==> flow/design.v <==
module unidade_controle #(
    parameter MODO       = 4,
              ERRO       = 3,
              GRAVA_OPS  = 3
) (
    input     clock,
    input     reset,
    input     iniciar,
    input                fimTF,
    input                fimCR,
    input                meioCR,
    input                nota_feita,
    input                nota_correta,
    input                tempo_correto,
    input                tempo_correto_baixo,
    input                enderecoIgualRodada,
    input                fimTempo,
    input                meioTempo,
    input [MODO - 1:0]   modos,
    input [ERRO - 1:0]   erros,
    input [GRAVA_OPS-1:0] grava_ops,
    input fim_musica,
    input press_enter,
    output    zeraC,
    output    contaC,
    output    zeraTF,
    output    contaTF,
    output    contaCR,
    output    zeraCR,
    output    contaMetro,
    output    zeraMetro,
    output    contaTempo,
    output    zeraTempo,
    output    registraR,
    output    zeraR,
    output    zeraOP,
    output    leds_mem,
    output    ativa_leds,
    output    toca,
    output    gravaM,
    output    registra_modo,
    output    registra_bpm,
    output    registra_tom,
    output    registra_musicas,
    output    [2:0] menu_sel,
    output    inicia_menu,
    output    registra_erro,
    output    volta_contador,
    output    mostra_menu,
    output    ganhou,
    output    perdeu,
    output    vez_jogador,
    output [5:0] db_estado
);
    localparam   inicial                 = 6'h00,
                inicializa_elementos    = 6'h01,
                inicio_rodada           = 6'h02,
                mostra                  = 6'h03,
                espera_mostra           = 6'h04,
                mostra_proximo          = 6'h05,
                inicio_nota             = 6'h06,
                espera_nota             = 6'h07,
                compara                 = 6'h09,
                acertou                 = 6'h0A,
                proxima_nota            = 6'h0B,
                incrementa_nota         = 6'h13,
                errou_nota              = 6'h14,
                errou_tempo             = 6'h15,
                toca_nota               = 6'h17,
                mostra_ultima           = 6'h18,
                proxima_rodada          = 6'h19,
                verifica_fim            = 6'h1A,
                atualiza                = 6'h1B,
                iniciar_menu            = 6'h1C,
                espera_modo             = 6'h1D,
                espera_bpm              = 6'h1E,
                espera_tom              = 6'h1F,
                espera_musica           = 6'h20,
                iniciar_menu_erro       = 6'h21,
                menu_erro               = 6'h22,
                espera_livre            = 6'h23,
                prepara_nota            = 6'h24,
                espera_toca             = 6'h25,
                inicia_sem_mostra       = 6'h26,
                proxima_nota_e_roda     = 6'h27,
                prepara_finaliza        = 6'h28,
                menu_grava              = 6'h29,
                fim_grava               = 6'h2A,
                decrementa              = 6'h2B,
                grava                   = 6'h2C,
                inicio_grava            = 6'h2D,
                espera_mostra_toca      = 6'h2E,
                decrementa_nota        = 6'h2F,
                registra                = 6'h30;
    reg [5:0] Eatual, Eprox;
    assign db_estado  = Eatual;
    wire modo_grava, modo_sem_apresenta, modo_fresstyle, modo_reprodutor, 
                modo_nota_a_nota, modo_genius, rollback, tocar_preview, volta, finaliza;
    wire tentar_dnv_rep, tentar_dnv, apresenta_ultima;
    assign { rollback, tocar_preview, volta, finaliza } = grava_ops;
    assign { modo_grava, modo_fresstyle, modo_reprodutor, modo_sem_apresenta, 
                modo_nota_a_nota, modo_genius } = modos;
    assign {tentar_dnv_rep, tentar_dnv, apresenta_ultima} = erros;
    always @(posedge clock or posedge reset) begin
        if (reset)
            Eatual <= inicial;
        else
            Eatual <= Eprox;
    end
    always @* begin
        if (Eatual == inicial || Eatual == iniciar_menu || Eatual == espera_modo || Eatual == espera_bpm ||
                Eatual == espera_tom || Eatual == espera_musica) begin
            case (Eatual)
                inicial:                  Eprox = iniciar ? iniciar_menu : inicial;
                iniciar_menu:             Eprox = espera_modo;
                espera_modo:              Eprox = press_enter ? espera_bpm : espera_modo;
                espera_bpm:               Eprox = press_enter ? espera_tom : espera_bpm;
                espera_tom:               Eprox = press_enter ? (modo_fresstyle ? inicializa_elementos : espera_musica) : espera_tom;
                espera_musica:            Eprox = press_enter ? inicializa_elementos : espera_musica;
                default:                  Eprox = inicializa_elementos;
            endcase
        end
        else begin 
        if (modo_genius) begin
            case (Eatual)
                inicializa_elementos:     Eprox = inicio_rodada;
                inicio_rodada:            Eprox = fimTF ? mostra : inicio_rodada;
                mostra:                   Eprox = espera_mostra;
                espera_mostra:            Eprox = tempo_correto_baixo ? (enderecoIgualRodada ? inicio_nota : mostra_proximo) : espera_mostra;
                mostra_proximo:           Eprox = mostra;
                inicio_nota:              Eprox = espera_nota;
                espera_nota:              Eprox = fimTempo ? errou_tempo : (nota_feita ? registra : espera_nota);
                registra:                 Eprox = toca_nota;
                toca_nota:                Eprox = nota_feita ? toca_nota : compara; 
                compara: begin
                    if (!nota_correta) begin
                        Eprox = errou_nota;
                    end
                    else begin  
                        if (!tempo_correto) begin  
                            Eprox = errou_tempo;
                        end  
                        else begin
                            if (enderecoIgualRodada) begin
                                Eprox = (fimCR) ? acertou : incrementa_nota;
                            end
                            else begin
                                Eprox = proxima_nota;
                            end
                        end
                    end
                end
                errou_tempo, errou_nota:  Eprox = iniciar_menu_erro;
                iniciar_menu_erro:        Eprox = menu_erro;
                menu_erro:                Eprox = !press_enter ? menu_erro : 
                                                    (tentar_dnv_rep ? inicio_rodada : (tentar_dnv ? inicio_nota : (apresenta_ultima ? mostra_ultima : menu_erro)));
                proxima_nota:             Eprox = espera_nota;
                incrementa_nota:          Eprox = atualiza;
                atualiza:                 Eprox = verifica_fim;
                verifica_fim:             Eprox = fim_musica ? acertou : proxima_rodada;
                acertou:                  Eprox = iniciar ? iniciar_menu : acertou;
                proxima_rodada:           Eprox = inicio_rodada;
                mostra_ultima:            Eprox = tempo_correto_baixo ? espera_nota : mostra_ultima;
                default:                  Eprox = inicial; 
            endcase
        end else if (modo_nota_a_nota) begin
            case(Eatual)
                inicializa_elementos:     Eprox = inicio_rodada;
                inicio_rodada:            Eprox = mostra;
                mostra:                   Eprox = espera_mostra;
                espera_mostra:            Eprox = tempo_correto_baixo ? prepara_nota : espera_mostra;
                prepara_nota:             Eprox = espera_nota;
                espera_nota:              Eprox = nota_feita ? registra : espera_nota;
                registra:                 Eprox = toca_nota;
                toca_nota:                Eprox = nota_feita ? toca_nota : compara;
                compara:                  Eprox = !tempo_correto ? errou_tempo : (!nota_correta ? errou_nota : incrementa_nota);
                errou_tempo, errou_nota:  Eprox = iniciar_menu_erro;
                iniciar_menu_erro:        Eprox = menu_erro;
                menu_erro:                Eprox = !press_enter ? menu_erro : 
                                                    (tentar_dnv_rep ? inicio_rodada : (tentar_dnv ? prepara_nota : (apresenta_ultima ? mostra_ultima : menu_erro)));
                incrementa_nota:          Eprox = atualiza;
                atualiza:                 Eprox = verifica_fim;
                verifica_fim:             Eprox = fim_musica ? acertou : espera_mostra;
                mostra_ultima:            Eprox = tempo_correto_baixo ? espera_nota : mostra_ultima;
                mostra_proximo:           Eprox = espera_mostra;
                acertou:                  Eprox = iniciar ? iniciar_menu : acertou;
                default:                  Eprox = inicial;
            endcase
        end else if (modo_reprodutor) begin
            case(Eatual)
                inicializa_elementos:     Eprox = inicio_rodada;
                inicio_rodada:            Eprox = fimTF ? mostra : inicio_rodada;
                mostra:                   Eprox = espera_toca;
                espera_toca:              Eprox = tempo_correto_baixo ? mostra_proximo : espera_toca;
                mostra_proximo:           Eprox = atualiza;
                atualiza:                 Eprox = verifica_fim;
                verifica_fim:             Eprox = fim_musica ? inicio_rodada : espera_toca;
                default:                  Eprox = inicial;
            endcase
        end else if (modo_sem_apresenta) begin
            case (Eatual)
                inicializa_elementos:     Eprox = inicia_sem_mostra;
                inicia_sem_mostra:        Eprox = espera_nota;
                inicio_rodada:            Eprox = fimTF ? mostra : inicio_rodada;
                mostra:                   Eprox = espera_mostra;
                espera_mostra:            Eprox = tempo_correto_baixo ? (enderecoIgualRodada ? inicio_nota : mostra_proximo) : espera_mostra;
                mostra_proximo:           Eprox = mostra;
                inicio_nota:              Eprox = espera_nota;
                espera_nota:              Eprox = fimTempo ? errou_tempo : (nota_feita ? registra : espera_nota);
                registra:                 Eprox = toca_nota;
                toca_nota:                Eprox = nota_feita ? toca_nota : compara; 
                compara:                  Eprox = !nota_correta ? errou_nota : (!tempo_correto ? errou_tempo : proxima_nota_e_roda);
                errou_tempo, errou_nota:  Eprox = iniciar_menu_erro;
                iniciar_menu_erro:        Eprox = menu_erro;
                menu_erro:                Eprox = !press_enter ? menu_erro : 
                                                    (tentar_dnv_rep ? inicio_rodada : (tentar_dnv ? inicio_nota : (apresenta_ultima ? mostra_ultima : menu_erro)));
                proxima_nota_e_roda:      Eprox = atualiza;
                atualiza:                 Eprox = verifica_fim;
                verifica_fim:             Eprox = fim_musica ? acertou : espera_nota;
                acertou:                  Eprox = iniciar ? iniciar_menu : acertou;
                mostra_ultima:            Eprox = tempo_correto_baixo ? espera_nota : mostra_ultima;
                default:                  Eprox = inicial; 
            endcase
        end else if (modo_grava) begin
            case (Eatual) 
                inicializa_elementos: Eprox = inicio_rodada;
                inicio_rodada:        Eprox = espera_nota;
                espera_nota:          Eprox = nota_feita ? registra : (press_enter ? prepara_finaliza : espera_nota);
                registra:             Eprox = toca_nota;
                toca_nota:            Eprox = nota_feita ? toca_nota : grava;
                grava:                Eprox = proxima_nota_e_roda;
                proxima_nota_e_roda:  Eprox = espera_nota;
				iniciar_menu_erro:    Eprox = menu_grava;
                menu_grava:           Eprox = !press_enter ? menu_grava : (finaliza ? iniciar_menu : 
                                                (tocar_preview ? inicio_grava : 
                                                (rollback ? decrementa : 
                                                (volta ? decrementa_nota : menu_grava))));
                prepara_finaliza:     Eprox = fim_grava;
                fim_grava:            Eprox = iniciar_menu_erro;
                decrementa:           Eprox = espera_nota;
                inicio_grava:         Eprox = fimTF ? mostra : inicio_grava;
                decrementa_nota:     Eprox = espera_nota;
                mostra:               Eprox = espera_mostra_toca;
                espera_mostra_toca:   Eprox = tempo_correto_baixo ? (fim_musica ? menu_grava : mostra_proximo) : espera_mostra_toca;
                mostra_proximo:       Eprox = mostra;
                default:              Eprox = inicial;
            endcase
        end else if (modo_fresstyle) begin
            case (Eatual) 
                inicializa_elementos:     Eprox = espera_livre; 
                espera_livre:             Eprox = nota_feita ? registra : espera_livre;
                registra:                 Eprox = toca_nota;
                toca_nota:                Eprox = nota_feita ? toca_nota : espera_livre;
                default:                  Eprox = espera_livre;
            endcase
        end
        else begin
            Eprox = inicial;
        end
    end
    end
    assign zeraR            = (Eatual == inicial || 
                               Eatual == prepara_finaliza);
    assign zeraOP           = (Eatual == inicial);
    assign zeraCR           = (Eatual == inicializa_elementos);
    assign zeraC            = (Eatual == inicio_nota ||
                               Eatual == inicio_rodada ||
                               Eatual == inicio_grava ||
                               Eatual == inicia_sem_mostra);
    assign zeraTempo        = (Eatual == proxima_nota || 
                               Eatual == inicio_nota || 
                               Eatual == inicializa_elementos || 
                               Eatual == errou_tempo || 
                               Eatual == errou_nota || 
                               Eatual == verifica_fim ||
                               Eatual == prepara_nota);
    assign zeraTF           = (Eatual == mostra || 
                               Eatual == inicializa_elementos || 
                               Eatual == inicio_nota ||
                               Eatual == prepara_nota);
    assign contaTF          = (Eatual == inicio_rodada ||
                               Eatual == inicio_grava);
    assign contaC           = (Eatual == incrementa_nota || 
                               Eatual == mostra_proximo || 
                               Eatual == proxima_nota || 
                               Eatual == proxima_nota ||
                               Eatual == proxima_nota_e_roda);
    assign contaTempo       = (Eatual == espera_nota);
    assign vez_jogador      = (Eatual == espera_nota);
    assign registraR        = (Eatual == registra);
    assign contaCR          = (Eatual == proxima_rodada ||
                               Eatual == proxima_nota_e_roda);
    assign ganhou           = (Eatual == acertou);
    assign perdeu           = (Eatual == errou_tempo || 
                               Eatual == errou_nota);
    assign leds_mem         = (Eatual == espera_mostra || 
                               Eatual == mostra_ultima ||
                               Eatual == espera_toca ||
                               Eatual == espera_mostra_toca);
    assign ativa_leds       = (Eatual == toca_nota || 
                               Eatual == espera_mostra || 
                               Eatual == mostra_ultima || 
                               Eatual == espera_toca ||
                               Eatual == espera_mostra_toca);
    assign toca             = (Eatual == toca_nota || 
                               Eatual == espera_toca ||
                               Eatual == espera_mostra_toca);
    assign contaMetro       = (Eatual == mostra_ultima || 
                               Eatual == espera_mostra || 
                               Eatual == toca_nota ||
                               Eatual == espera_livre || 
                               Eatual == espera_toca ||
                               Eatual == espera_mostra_toca);
    assign zeraMetro        = (Eatual == mostra || 
                               Eatual == errou_tempo || 
                               Eatual == espera_nota || 
                               Eatual == errou_nota || 
                               Eatual == inicializa_elementos || 
                               Eatual == verifica_fim ||
                               Eatual == prepara_finaliza);
    assign gravaM           = (Eatual == fim_grava ||
                               Eatual == grava);
    assign inicia_menu      = (Eatual == iniciar_menu || 
                               Eatual == iniciar_menu_erro);
    assign menu_sel[0]      = (Eatual == espera_bpm || 
                               Eatual == espera_musica ||
										 Eatual == menu_grava);
    assign menu_sel[1]      = (Eatual == espera_tom || 
                               Eatual == espera_musica ||
                               Eatual == acertou);
    assign menu_sel[2]      = (Eatual == menu_erro || Eatual == menu_grava || Eatual == acertou);
    assign registra_bpm     = (Eatual == espera_bpm);
    assign registra_modo    = (Eatual == espera_modo);
    assign registra_tom     = (Eatual == espera_tom);
    assign registra_musicas = (Eatual == espera_musica);
    assign mostra_menu      = (Eatual == espera_musica ||
                               Eatual == espera_bpm ||
                               Eatual == espera_tom ||
                               Eatual == espera_modo ||
                               Eatual == menu_erro || 
                               Eatual == menu_grava ||
                               Eatual == acertou);
    assign registra_erro    = ( Eatual == compara );
    assign volta_contador   = ( Eatual == decrementa);
endmodule
Reports on unidade_controle
Tool output for the design above, in the order of the flow.
Line numbers count from 1 in the design file above.
Library cell names are shortened.
{"block": "setup", "top": "unidade_controle", "clk_port": "clock", "lib": "sky130hd", "lib_corner": "tt_025C_1v80"}

After elaboration
Counts by Yosys on the flattened word-level netlist (proc, flatten, opt, wreduce; memories kept). Register bits leave out memories and registers merged into their read ports (data or address); mux counts leave out enables and synchronous resets folded into registers. Print and check cells are left out. Cells with the same type and inputs are merged into one.
{"block": "classes", "equal": 38, "n_mux": 44, "reduce_logical": 63}
{"block": "ops", "op": "6-bit case mux with 18-bit select", "count": 2}
{"block": "ops", "op": "6-bit 2-to-1 mux", "count": 21}
{"block": "ops", "op": "6-bit case mux with 17-bit select", "count": 1}
{"block": "ops", "op": "6-bit == test (second input constant)", "count": 16}
{"block": "ops", "op": "6-bit by 5-bit == test with 1-bit output (second input constant)", "count": 12}
{"block": "ops", "op": "1-bit logical OR", "count": 57}
{"block": "ops", "op": "5-bit 2-to-1 mux", "count": 9}
{"block": "ops", "op": "6-bit case mux with 7-bit select", "count": 1}
{"block": "ops", "op": "6-bit case mux with 6-bit select", "count": 1}
{"block": "ops", "op": "6-bit by 3-bit == test with 1-bit output (second input constant)", "count": 4}
{"block": "ops", "op": "6-bit by 4-bit == test with 1-bit output (second input constant)", "count": 3}
{"block": "ops", "op": "6-bit by 2-bit == test with 1-bit output (second input constant)", "count": 2}
{"block": "ops", "op": "2-bit OR reduction", "count": 5}
{"block": "ops", "op": "4-bit 2-to-1 mux", "count": 2}
{"block": "ops", "op": "6-bit by 1-bit == test with 1-bit output (second input constant)", "count": 1}
{"block": "ops", "op": "6-bit logical NOT", "count": 1}
{"block": "ops", "op": "3-bit 2-to-1 mux", "count": 2}
{"block": "ops", "op": "2-bit 2-to-1 mux", "count": 3}
{"block": "ops", "op": "1-bit 2-to-1 mux", "count": 2}
{"block": "bits", "register_bits": 6, "inputBits": 25, "out_inout_bits": 37, "wordCells": 146}

Logic depth
Yosys ltp: most cells in a row. Word level: on the elaborated netlist, between registers, memories and ports. Mapped: between sequential cells and ports; inverters and the memories' decode and read muxes count.
{"block": "logic_depth", "word_depth": 10, "abc_area": 0, "mapped_depth": 10, "ltp_nobuf": 8}

After synthesis
Yosys stat after the flow's synthesis: flattened, memories mapped to cells. It holds for the ABC_AREA given above (unset counts as 0); a run with the other value may have another netlist.
{"block": "by_type", "cell": "a21oi_1", "count": 33, "type_area_um2": 165.158}
{"block": "by_type", "cell": "dfrtp_1", "count": 6, "type_area_um2": 150.144}
{"block": "by_type", "cell": "nor2_1", "count": 38, "type_area_um2": 142.637}
{"block": "by_type", "cell": "nand2_1", "count": 37, "type_area_um2": 138.883}
{"block": "by_type", "cell": "o21ai_0", "count": 21, "type_area_um2": 105.101}
{"block": "by_type", "cell": "nand2b_1", "count": 14, "type_area_um2": 87.584}
{"block": "by_type", "cell": "buf_2", "count": 17, "type_area_um2": 85.082}
{"block": "by_type", "cell": "nand3_1", "count": 16, "type_area_um2": 80.077}
{"block": "by_type", "cell": "nor2b_1", "count": 12, "type_area_um2": 75.072}
{"block": "by_type", "cell": "nor3_1", "count": 14, "type_area_um2": 70.067}
{"block": "by_type", "cell": "o22ai_1", "count": 10, "type_area_um2": 62.56}
{"block": "by_type", "cell": "buf_4", "count": 8, "type_area_um2": 60.058}
{"block": "by_type", "cell": "a32oi_1", "count": 6, "type_area_um2": 52.55}
{"block": "by_type", "cell": "xor2_1", "count": 5, "type_area_um2": 43.792}
{"block": "by_type", "cell": "a211oi_1", "count": 5, "type_area_um2": 37.536}
{"block": "by_type", "cell": "a22oi_1", "count": 5, "type_area_um2": 37.536}
{"block": "by_type", "cell": "inv_1", "count": 10, "type_area_um2": 37.536}
{"block": "by_type", "cell": "o31ai_1", "count": 5, "type_area_um2": 37.536}
Not listed: further types 55, cells in them 106.
{"block": "synth_totals", "stdcells": 368, "mapped_area_um2": 2293.4, "seq_area_um2": 150.1, "flip_flops": 6, "buffers": 34}

Path before layout
Source: OpenSTA report_checks on the synthesized netlist (no wires, ideal clock, input and output delay 20% of the period each), path of least setup slack; recovery checks are left aside. Register names are those of the netlist, which keeps one name where synthesis merged equal registers.
{"block": "synth_path", "path_kind": "reg-to-output", "start": "register Eatual[3]", "end": "output port ativa_leds", "clock_period_ps": 5110, "output_delay_ps": 1022, "t_first_pin_ps": 0, "t_arrival_ps": 1961, "required_time_ps": 4088, "slack_ps": 2127, "delay_ps": 1961, "stages": 8, "path_buffers": 4, "synth_period_reached_ps": 2983}
"delay_ps" is the arrival time less input delay plus setup time.
At an output port there is no setup time.
"stages" counts driving pins, that of a launching flip-flop among them; a cell with two outputs on the path counts twice.
"synth_period_reached_ps" = period - worst setup slack (recovery checks aside). The figure is calculated, with input and output delays left at 20% of the set period.
The rows between start and end are the longest chain of elaborated cells between them; the timing report does not say that the signal goes this way. Where chains are equally long, one stands for them.
A line is the first line of the expression or statement that the cell stems from. Yosys adds cells for indexed reads and writes and turns some case tables into memories.
{"block": "synth_between", "cell_sequence": "dfrtp_1 -> buf_4 -> buf_2 -> buf_2 -> buf_1 -> a32oi_1 -> o21ai_0 -> nand2b_1", "elab_chain_cells": 5, "cone_cells": 9, "classes_between": "eq/ne: 5; reduce/logical: 4"}
{"block": "synth_rtl", "item": "start: declaration", "line_no": 95, "source": "reg [5:0] Eatual, Eprox;"}
{"block": "synth_rtl", "item": "start: assignment", "line_no": 106, "source": "Eatual <= inicial;"}
{"block": "synth_rtl", "item": "start: assignment", "line_no": 108, "source": "Eatual <= Eprox;"}
{"block": "synth_rtl", "item": "6-bit by 5-bit == test with 1-bit output", "line_no": 300, "source": "assign ativa_leds       = (Eatual == toca_nota ||"}
{"block": "synth_rtl", "item": "1-bit logical OR (4 in a row)", "line_no": 300}
{"block": "synth_rtl", "item": "end: declaration", "line_no": 38, "source": "output    ativa_leds,"}
Some nets on the timed path still bear RTL names; the line given drives or declares the net.
{"block": "synth_nets", "net": "leds_mem", "line_no": 296, "source": "assign leds_mem         = (Eatual == espera_mostra ||"}

Path in the finished layout
From the final timing report of stored run 1: the path of least setup slack in the routed layout; clock arrival at registers is part of the times.
The report prints the path's times to 10 ps; the period is as set.
{"block": "layout_path", "path_kind": "reg-to-output", "start": "register Eatual[4]", "end": "output port registra_tom", "clock_period_ps": 4970, "output_delay_ps": 990, "t_first_pin_ps": 230, "t_arrival_ps": 2780, "required_time_ps": 3980, "slack_ps": 1190, "stages": 5, "path_buffers": 1}
The rows between start and end are the longest chain of elaborated cells between them; the timing report does not say that the signal goes this way. Where chains are equally long, one stands for them.
{"block": "layout_between", "cell_sequence": "dfrtp_1 -> and2b_1 -> nand3_1 -> nor2_1 -> clkdlybuf4s50_1", "elab_chain_cells": 1, "cone_cells": 1, "classes_between": "eq/ne: 1"}
{"block": "layout_rtl", "item": "start: declaration", "line_no": 95, "source": "reg [5:0] Eatual, Eprox;"}
{"block": "layout_rtl", "item": "start: assignment", "line_no": 106, "source": "Eatual <= inicial;"}
{"block": "layout_rtl", "item": "start: assignment", "line_no": 108, "source": "Eatual <= Eprox;"}
{"block": "layout_rtl", "item": "6-bit by 5-bit == test with 1-bit output", "line_no": 334, "source": "assign registra_tom     = (Eatual == espera_tom);"}
{"block": "layout_rtl", "item": "end: declaration", "line_no": 43, "source": "output    registra_tom,"}

Data sheet: physical implementation of unidade_controle

Settings and measured results of 2 stored flow runs for module unidade_controle (sky130hd), not sorted in any way. The constraints put input and output delay at 20% of the set period each and load the outputs with 0.01 pF.
"worst_path_time_ps" = time allowed to the worst setup path (clock period - input delay - output delay, where it has them) - its slack; a late launch clock adds to it, a late capture clock takes from it.
"power_w": no workload was simulated; the value follows from the tool's default switching activity.
"worst_path_time_ps" is known to 10 ps.

{"run": "stored run 1", "settings": { "period_ns": 4.97, "CORE_UTILIZATION": 26, "SETUP_SLACK_MARGIN": 0.81, "PLACE_DENSITY_LB_ADDON": 0.02, "CORE_ASPECT_RATIO": 0.66, "ABC_AREA": 0, "CAP_MARGIN": 35, "MAX_ROUTING_LAYER": "met5", "CORE_MARGIN": 2, "SLEW_MARGIN": 20 }, "results": { "post_synth_area_um2": 2293.4, "final_setup_ws_ps": 1192, "worst_path_time_ps": 2780, "worst_setup_path_type": "reg-to-output", "post_route_util_frac": 0.352, "finish.stdcell_area_um2": 2975.3, "die_area_um2": 9604.3, "power_w": 0.001429 }}
{"run": "stored run 2", "settings": { "period_ns": 3.67, "CORE_UTILIZATION": 28, "PLACE_DENSITY_LB_ADDON": 0.12, "HOLD_SLACK_MARGIN": 0.3, "CORE_ASPECT_RATIO": 1.07, "CELL_PAD_IN_SITES_GLOBAL_PLACEMENT": 0, "CELL_PAD_IN_SITES_DETAIL_PLACEMENT": 0, "CTS_CLUSTER_SIZE": 95, "MAX_ROUTING_LAYER": "met4", "CAP_MARGIN": 20, "CORE_MARGIN": 2, "SLEW_MARGIN": 20 }, "results": { "post_synth_area_um2": 2293.4, "post_route_util_frac": 0.377, "die_area_um2": 8931.7, "worst_path_time_ps": 2670, "worst_setup_path_type": "reg-to-output", "power_w": 0.001918, "final_setup_ws_ps": 266, "finish.stdcell_area_um2": 3029.2 }}
